==> flow/design.v <==
module APB_sub
#(parameter start_value_ADDR = 4'h0,      
  parameter subtract_value_ADDR = 4'h4,   
  parameter control_reg_ADDR = 4'h8,      
  parameter current_result_ADDR = 4'hC)   
(
    input wire PWRITE,             
    input wire PCLK,               
    input wire PSEL,               
    input wire [31:0] PADDR,       
    input wire [31:0] PWDATA,      
    output reg [31:0] PRDATA = 0,  
    input wire PENABLE,            
    output reg PREADY = 0          
);
reg [31:0] start_value = 0;      
reg [31:0] subtract_value = 0;   
reg control_reg = 0;             
reg [31:0] current_result = 0;   
reg flag = 0;    
always @(posedge PCLK) 
begin
    if (PSEL && !PWRITE && PENABLE)  
     begin
        case(PADDR)
         start_value_ADDR:       PRDATA <= start_value;      
         subtract_value_ADDR:    PRDATA <= subtract_value;   
         control_reg_ADDR:       PRDATA <= control_reg;      
         current_result_ADDR:    PRDATA <=current_result;    
        endcase
        PREADY <= 1'd1;  
     end
     else if(PSEL && PWRITE && PENABLE)  
     begin
        case(PADDR)
         start_value_ADDR:      start_value    <= PWDATA ;      
         subtract_value_ADDR:   subtract_value <= PWDATA;       
         control_reg_ADDR:      control_reg    <= PWDATA;
        endcase
        PREADY <= 1'd1;  
     end
   if (PREADY)  
    begin
      PREADY <= !PREADY;
    end
    if(control_reg)  
    begin
      control_reg <= !control_reg; 
    end
    if(flag)  
    begin
       flag <= !flag;  
    end
  end
always @(start_value)  
begin
  flag <= 1; 
end
always @(posedge control_reg or posedge flag)  
begin
  if(flag)  
  begin
    current_result <= start_value;  
  end
  else
  begin
    current_result <= current_result - subtract_value;   
  end
end
endmodule
From RTL to reports: APB_sub --
What the tools print for APB_sub, step after step. Line numbers count from 1 in the design file above. Operators: Yosys type, input widths -> output width; for muxes data width and select width s. Cell names lack the library's common part. The mark -- stands for no value.
Set-up: design top APB_sub, clock input PCLK, standard-cell library sky130hd, corner tt_025C_1v80

After elaboration --
Yosys after proc, flatten, opt, wreduce and memory -nomap, before mapping. Memory bits, and registers merged into a memory's read port (data or address), are not among the register bits. Print and check cells are not counted. Equal cells are merged and count once.
Word-level totals: register bits 98, output and inout bits 33
Cells by class: equal/unequal tests 3, muxes and demuxes 8, bitwise gates (word level) 1, reductions and logical operators 13
Operators by type and width (number):
- $pmux 32 s3 | 1
- $eq 32x4->1 const B | 2
- $eq 32x3->1 const B | 1
- $logic_not 32->1 | 1
- $mux 1 | 7
- $reduce_and 3->1 | 2
- $logic_and 1x1->1 | 4
- $reduce_bool 4->1 | 1
- $logic_not 1->1 | 3
- $reduce_and 2->1 | 1
- $reduce_or 2->1 | 1
- $not 1->1 | 1

Depth --
Longest topological path by Yosys (ltp), each cell counted once; first at word level (registers and memories cut), then after technology mapping (sequential cells cut; the memories' decode and read muxes count).
Logic depth: depth after elaboration 5, ABC_AREA 0, gate-level depth with buffers 7

Netlist --
Source: synth_stat.txt of the flow (Yosys; design flattened, memories mapped). It holds for the ABC_AREA given above (unset counts as 0); a run with the other value may have another netlist.
Mapped netlist: standard cells after synthesis 341, flip-flop cells 98, buffer cells 29, synthesis area 4416.7 um^2
Cell types (number):
- edfxtp_1 | 96
- nand2_1 | 96
- o211ai_2 | 28
- o31a_1 | 31
- o21ai_0 | 31
- clkbuf_1 | 23
- nor4_1 | 8
- dfxtp_1 | 2
- buf_6 | 3
- o211ai_1 | 3
- nor3_4 | 1
- buf_8 | 1
- nor4b_2 | 1
- nand4_1 | 2
- nor4_2 | 1
- nor2_1 | 3
- or4bb_1 | 1
- buf_2 | 2
Other cell types: 8; their cells: 8.

Path before layout --
OpenSTA on the mapped netlist: ideal clock, no wires. The path of least setup slack (recovery checks aside). Input and output delay are each 20% of the period. Register names are those of the netlist, which keeps one name where synthesis merged equal registers.
Path after synthesis: path kind input to register, start input PADDR[29], end register subtract_value[0], driving pins on the path 6, slack 0.872 ns, input delay 1.028 ns, delay of the path 3.240 ns, data required time 4.699 ns, period 5.14 ns, setup time 0.441 ns, launch time at the first pin 1.028 ns, arrival 3.827 ns, synthesis period reached 4.268 ns
"delay of the path" is the arrival time less input delay plus setup time. "driving pins on the path" counts driving pins, that of a launching flip-flop among them; a cell with two outputs on the path counts twice. "synthesis period reached" is the clock period less the worst setup slack; recovery checks do not enter. This is arithmetic on one report: input and output delays are still those of the set period (20% each). The rows between start and end are the longest chain of elaborated cells between them; the timing report does not say that the signal goes this way. Where chains are equally long, one stands for them. A line is the first line of the expression or statement that the cell stems from. Yosys adds cells for indexed reads and writes and turns some case tables into memories.
Between the ends, after synthesis: path through nor4_1 nand4_1 buf_2 or2_1 buf_6 nor4b_2, length of the longest elaborated chain 2, elaborated cells between the ends (all ways) 2
Ends and longest elaborated chain, after synthesis:
- start: declaration | RTL line 10 | input wire [31:0] PADDR,
- $eq 32x3->1 | RTL line 35 | case(PADDR)
- $reduce_and 3->1
- end: assignment | RTL line 37 | subtract_value_ADDR:   subtract_value <= PWDATA;
- end: declaration | RTL line 17 | reg [31:0] subtract_value = 0;

Worst path after layout --
Path of least setup slack in the final report of job 1 (OpenROAD, finished layout, wires in). Where an end is a register, its clock arrival counts in the times.
Path post-layout: path kind input to register, start input PADDR[5], end register PRDATA[23], launch time at the first pin 0.99 ns, input delay 0.99 ns, data required time 4.98 ns, period 4.97 ns, arrival 3.29 ns, setup time 0.33 ns, driving pins on the path 6, slack 1.69 ns
The rows between start and end are the longest chain of elaborated cells between them; the timing report does not say that the signal goes this way. Where chains are equally long, one stands for them. At most two assigning lines are given for a register; there are more. The path ends at the enable pin of a flip-flop; only ways to that pin are counted.
Between the ends, post-layout: path through clkdlybuf4s50_1 nor4_1 nand4_1 or2_2 nor3_4 buf_4, length of the longest elaborated chain 3, elaborated cells between the ends (all ways) 6
Ends and longest elaborated chain, post-layout:
- start: declaration | RTL line 10 | input wire [31:0] PADDR,
- $eq 32x4->1 | RTL line 25 | case(PADDR)
- $reduce_bool 4->1
- $reduce_and 2->1
- end: assignment | RTL line 26 | start_value_ADDR:       PRDATA <= start_value;
- end: assignment | RTL line 27 | subtract_value_ADDR:    PRDATA <= subtract_value;
- end: declaration | RTL line 12 | output reg [31:0] PRDATA = 0,

Data sheet: physical implementation of APB_sub

Flow measurements of APB_sub on sky130hd: 2 stored runs with different settings, listed in no order. Input and output delays are each 20% of the period that was set; the output load is 0.01 pF.
"time on the worst setup path" = time allowed to the worst setup path (clock period - input delay - output delay, where it has them) - its slack; a late launch clock adds to it, a late capture clock takes from it.
"power" is the tool's figure for a default switching activity; nothing was simulated.

* Job 1 | settings: period_ns 4.97; CORE_UTILIZATION 26; CAP_MARGIN 20; CORE_MARGIN 2; SLEW_MARGIN 20 | results: chip area in the Yosys report 4416.7 um^2; die size 18045.9 um^2; utilization after layout 0.358; worst slack on setup checks 1.690 ns; power 1.738 mW; time on the worst setup path 2.29 ns; critical path kind input to register
* Job 2 | settings: period_ns 5.7; CORE_UTILIZATION 56; SETUP_SLACK_MARGIN 0.69; PLACE_DENSITY_LB_ADDON 0.21; CELL_PAD_IN_SITES_GLOBAL_PLACEMENT 3; TNS_END_PERCENT 15; ABC_AREA 1; GPL_TIMING_DRIVEN 0; CTS_CLUSTER_DIAMETER 56; CAP_MARGIN 35; MIN_ROUTING_LAYER met2; MAX_ROUTING_LAYER met4; CORE_MARGIN 2; SLEW_MARGIN 20 | no final report: placement broke off with FLW-0024
